==> flow/design.v <==
module acum
    #(
        parameter NB_INPUT= 3
    )
    (
        input [NB_INPUT :0]  e_sum,
        input                  e_clk, 
        input                  e_reset, 
        output reg [NB_INPUT+3 :0]  s_odata,  
        output reg              s_overflow,
        output reg[NB_INPUT+2 :0]  s_realim
    );
    reg [NB_INPUT +3 : 0] regg;    
    always @(posedge e_clk) begin
        if (e_reset) 
        begin
           regg <= 7'b0;
        end
        if (s_odata[6]) 
        begin
            regg <= 7'b0;
        end
        regg       <= regg + e_sum; 
        s_realim   <= s_odata[NB_INPUT-1:0];
        s_odata    <= regg[NB_INPUT+3:0];
        s_overflow <= regg[NB_INPUT+3];
    end 
    endmodule
module mux
    #(
        parameter NB_input = 3
    )
    (
        input [NB_input:0] e_mux1,
        input [NB_input:0] e_mux2,
        input [NB_input:0] e_mux3,
        input        [1:0] e_muxsel,
        output reg [NB_input:0]   s_mux
    );
   always @(*)begin
   case (e_muxsel)
       2'b00: s_mux = e_mux1;
       2'b01: s_mux = e_mux2;
       2'b10: s_mux = e_mux3;
       default: s_mux = 4'b0;
   endcase
   end
   endmodule
module sum_1
    #(
        parameter NB_input = 3
    )
    (
        input [NB_input-1:0] e_dato1,
        input [NB_input-1:0] e_dato2,
        output [NB_input:0]   s_sum
    );
    assign s_sum = {1'b0,e_dato1} + {1'b0,e_dato2};
endmodule
module sum_2
    #(
        parameter NB_INPUT = 3
    )
    (
        output  [NB_INPUT+3     :0]  s_sum,
        input   [NB_INPUT   :0]  e_dato1,
        input   [NB_INPUT+2   :0]  e_dato2
    );
    assign s_sum = {1'b000,e_dato1} + {1'b0,e_dato2};
endmodule
module top
        #(
        parameter NB_input  = 3  
        )
        (
        input        [NB_input-1:0] i_data1,
        input        [NB_input-1:0] i_data2,
        input          [NB_input-2:0] i_sel,
        output        [NB_input+3:0] o_data,
        output                   o_overflow,
        input                       i_reset,
        input                         clock
    );
    assign                     w_data1 = i_data1;
    assign                     w_data2 = i_data2;
    assign                         w_sel = i_sel;
    wire           [NB_input+3:0]w_odata = o_data;
    wire                   [NB_input+3:0] w_osum2;
    assign               w_overflow = w_osum2[6];
    assign                     w_reset = i_reset;
    wire                     [NB_input:0] w_imux;
    wire                     [NB_input:0] w_omux;
    assign              w_data1m = {1'b0,w_data1};  
    assign              w_data2m = {1'b0,w_data2};
    wire                   [NB_input+2:0] w_isum2;
    sum_1  
                #(
                    .NB_input (NB_input)
                )
    u_sum_1
                (
                    .e_dato1   (w_data1),
                    .e_dato2   (w_data2),
                    .s_sum      (w_imux)
                );
    sum_2    
             u_sum_2
                (
                    .e_dato1 (w_omux),
                    .e_dato2 (w_isum2),
                    .s_sum   (w_osum2)
                );
    mux  
                 #(
                    .NB_input (NB_input)
                )
                u_mux
                (
                    .e_mux1 (w_data1m),
                      .e_mux2 (w_imux),
                    .e_mux3 (w_data2m),
                     .e_muxsel (w_sel),
                       .s_mux (w_omux)
                );
    acum  
            u_acum
                (
                             .e_sum (w_omux),
                              .e_clk (clock),
                          .e_reset (w_reset),
                          .s_odata (w_odata),
                    .s_overflow (w_overflow),
                          .s_realim(w_isum2)
                );
    assign o_overflow=w_overflow;
endmodule
======== Step by step through the tools: top ========
Tool output for the design above, in the order of the flow.
Lines are those of the file above, counted from 1.
Cell names lack the library's common part.
Not given: -
inputs
  design top .............................. top
  clock ................................... clock
  library ................................. sky130hd
  timing corner ........................... tt_025C_1v80

======== Elaborated design ========
Source: Yosys, flattened and elaborated, memories not mapped. Widths are those after wreduce; folded enables and synchronous resets count as part of the registers. Registers that Yosys merges into a memory's read port (data or address) are not register bits. Print and check cells do not count. Equal cells are merged and count once.
operators by class
  add/subtract/negate cells ............... 2
  muxes and demuxes ....................... 1
  reduce/logical cells .................... 1
operators with widths
  kind                                    count
  7-bit by 2-bit adder with 7-bit output  1
  2-bit case mux with 2-bit select        1
  1-bit by 1-bit adder with 2-bit output  1
  2-bit zero test                         1
storage and ports
  register bits ........................... 14
  bits of input ports ..................... 10
  output and inout bits ................... 8
  elaborated cells ........................ 6

======== Logic depth ========
Depth = most cells in a row (Yosys ltp): at word level without a register or memory, in the mapped netlist without a sequential cell, where the memories' decode and read muxes count.
logic depth
  word-level depth ........................ 3
  ABC_AREA ................................ 0
  gate-level depth with buffers ........... 7
  gate-level depth less buffers ........... 7

======== Mapped cells and area ========
Yosys stat after the flow's synthesis: flattened, memories mapped to cells. It holds for the ABC_AREA given above (unset counts as 0); a run with the other value may have another netlist.
mapped netlist
  cells in the netlist .................... 38
  cell area after synthesis ............... 464.2 um^2
  sequential area ......................... 280.3 um^2
  flip-flop cells ......................... 14
cell types
  cell     count  total area (um^2)
  dfxtp_1  14     280.269
  ha_1     3      37.536
  xnor2_1  3      26.275
  fa_1     1      20.019
  xor2_1   2      17.517
  inv_1    4      15.014
  mux2_2   1      11.261
  nand2_1  3      11.261
  nor3_2   1      10.01
  a21o_1   1      7.507
  buf_4    1      7.507
  nand2_2  1      6.256
  nand4_1  1      6.256
  conb_1   1      3.754
  nor2_1   1      3.754

======== Worst setup path after synthesis ========
Path of least setup slack by OpenSTA after synthesis, without wires, with an ideal clock, recovery checks aside; 20% of the period is set as input and as output delay. Where synthesis merged equal registers, the netlist keeps one of their names.
timing path post-synthesis
  path type ............................... in2reg
  from .................................... in i_data1[0]
  to ...................................... reg u_acum.regg[6]
  clock period ............................ 1.88 ns
  input delay ............................. 0.376 ns
  arrival ................................. 1.694 ns
  data required time ...................... 1.808 ns
  setup slack ............................. 0.114 ns
  delay of the path ....................... 1.390 ns
  driving pins on the path ................ 7
  synthesis period reached ................ 1.766 ns
"delay of the path" = arrival - input delay + setup time.
"driving pins on the path": output pins that drive a net of the path, with the launching flip-flop's if there is one; two outputs of one cell count as two.
"synthesis period reached" = period - worst setup slack (recovery checks aside). The figure is calculated, with input and output delays left at 20% of the set period.
Between the ends stands the longest chain of elaborated cells between them, by number of cells; it is not shown to be the way that was timed. Of several equally long chains one is given.
A line is the first line of the expression or statement that the cell stems from. Yosys adds cells for indexed reads and writes and turns some case tables into memories.
A register here has more assigning lines than the two given.
on the way, post-synthesis
  path through ............................ ha_1 > mux2_2 > ha_1 > inv_1 > fa_1 > nor3_2 > xor2_1
  cells in the longest elaborated chain ... 3
  elaborated cells between the ends (all ways) .. 3
  RTL lines with such cells ............... 3
  those cells by class .................... 2 x add/sub; 1 x mux
ends and longest elaborated chain, post-synthesis
  what                                    RTL line  RTL
  start, declared                         76        input        [NB_input-1:0] i_data1,
  1-bit by 1-bit adder with 2-bit output  58        assign s_sum = {1'b0,e_dato1} + {1'b0,e_dato2};
  2-bit case mux with 2-bit select        41        case (e_muxsel)
  7-bit by 2-bit adder with 7-bit output  23        regg       <= regg + e_sum;
  end, assigned                           21        regg <= 7'b0;
  end, assigned                           23
  end, declared                           13        reg [NB_INPUT +3 : 0] regg;

======== Path in the finished layout ========
From the final timing report of run A: the path of least setup slack in the routed layout; clock arrival at registers is part of the times.
timing path post-layout
  path type ............................... in2reg
  from .................................... in i_data1[0]
  to ...................................... reg u_acum.regg[6]
  clock period ............................ 2.71 ns
  input delay ............................. 0.54 ns
  arrival ................................. 2.41 ns
  data required time ...................... 2.92 ns
  setup slack ............................. 0.50 ns
  driving pins on the path ................ 8
Between the ends stands the longest chain of elaborated cells between them, by number of cells; it is not shown to be the way that was timed. Of several equally long chains one is given.
A register here has more assigning lines than the two given.
on the way, post-layout
  path through ............................ clkdlybuf4s50_1 > ha_1 > mux2_2 > ha_1 > inv_1 > fa_1 > nor3_2 > xor2_1
  cells in the longest elaborated chain ... 3
  elaborated cells between the ends (all ways) .. 3
  RTL lines with such cells ............... 3
  those cells by class .................... 2 x add/sub; 1 x mux
ends and longest elaborated chain, post-layout
  what                                    RTL line  RTL
  start, declared                         76        input        [NB_input-1:0] i_data1,
  1-bit by 1-bit adder with 2-bit output  58        assign s_sum = {1'b0,e_dato1} + {1'b0,e_dato2};
  2-bit case mux with 2-bit select        41        case (e_muxsel)
  7-bit by 2-bit adder with 7-bit output  23        regg       <= regg + e_sum;
  end, assigned                           21        regg <= 7'b0;
  end, assigned                           23
  end, declared                           13        reg [NB_INPUT +3 : 0] regg;

Memo
Re: implementation data of top

Measured data: module top, platform sky130hd, 2 stored runs of the flow under differing settings, order arbitrary. Input and output delays are each 20% of the period that was set; the output load is 0.01 pF.
"worst path time" = time allowed to the worst setup path (clock period - input delay - output delay, where it has them) - its slack; a late launch clock adds to it, a late capture clock takes from it.
"total power of the final layout" is the tool's figure for a default switching activity; nothing was simulated.

---- run A ----
settings
  period_ns = 2.71
  CORE_UTILIZATION = 46
  SETUP_SLACK_MARGIN = 0.02
  PLACE_DENSITY_LB_ADDON = 0.05
  CTS_CLUSTER_SIZE = 86
  CAP_MARGIN = 15
  SLEW_MARGIN = 30
  MIN_ROUTING_LAYER = met1
  MAX_ROUTING_LAYER = met4
  CORE_MARGIN = 2
results
  std-cell area (final layout) ............ 601.8 um^2
  worst hold slack in the final report .... 0.369 ns
  worst path time ......................... 1.66 ns
  class of the worst setup path ........... in2reg
  total negative slack .................... 0.000 ns
  chip area after synthesis (Yosys) ....... 464.2 um^2
  die size ................................ 1279.1 um^2
  setup slack of the worst path ........... 0.504 ns
  post-route utilization .................. 64.3%
  total power of the final layout ......... 0.0007442 W

---- run B ----
settings
  period_ns = 1.29
  CORE_UTILIZATION = 30
  PLACE_DENSITY = 0.55
  CORE_ASPECT_RATIO = 0.61
  TNS_END_PERCENT = 10
  GPL_TIMING_DRIVEN = 0
  CTS_CLUSTER_SIZE = 39
  CTS_CLUSTER_DIAMETER = 280
  MAX_ROUTING_LAYER = met5
  CAP_MARGIN = 20
  CORE_MARGIN = 2
  SLEW_MARGIN = 20
results
  std-cell area (final layout) ............ 669.4 um^2
  worst hold slack in the final report .... 0.370 ns
  worst path time ......................... 1.11 ns
  class of the worst setup path ........... in2reg
  total negative slack .................... -0.173 ns
  chip area after synthesis (Yosys) ....... 464.2 um^2
  die size ................................ 1887.5 um^2
  setup slack of the worst path ........... -0.074 ns
  post-route utilization .................. 45.0%
  total power of the final layout ......... 0.001569 W
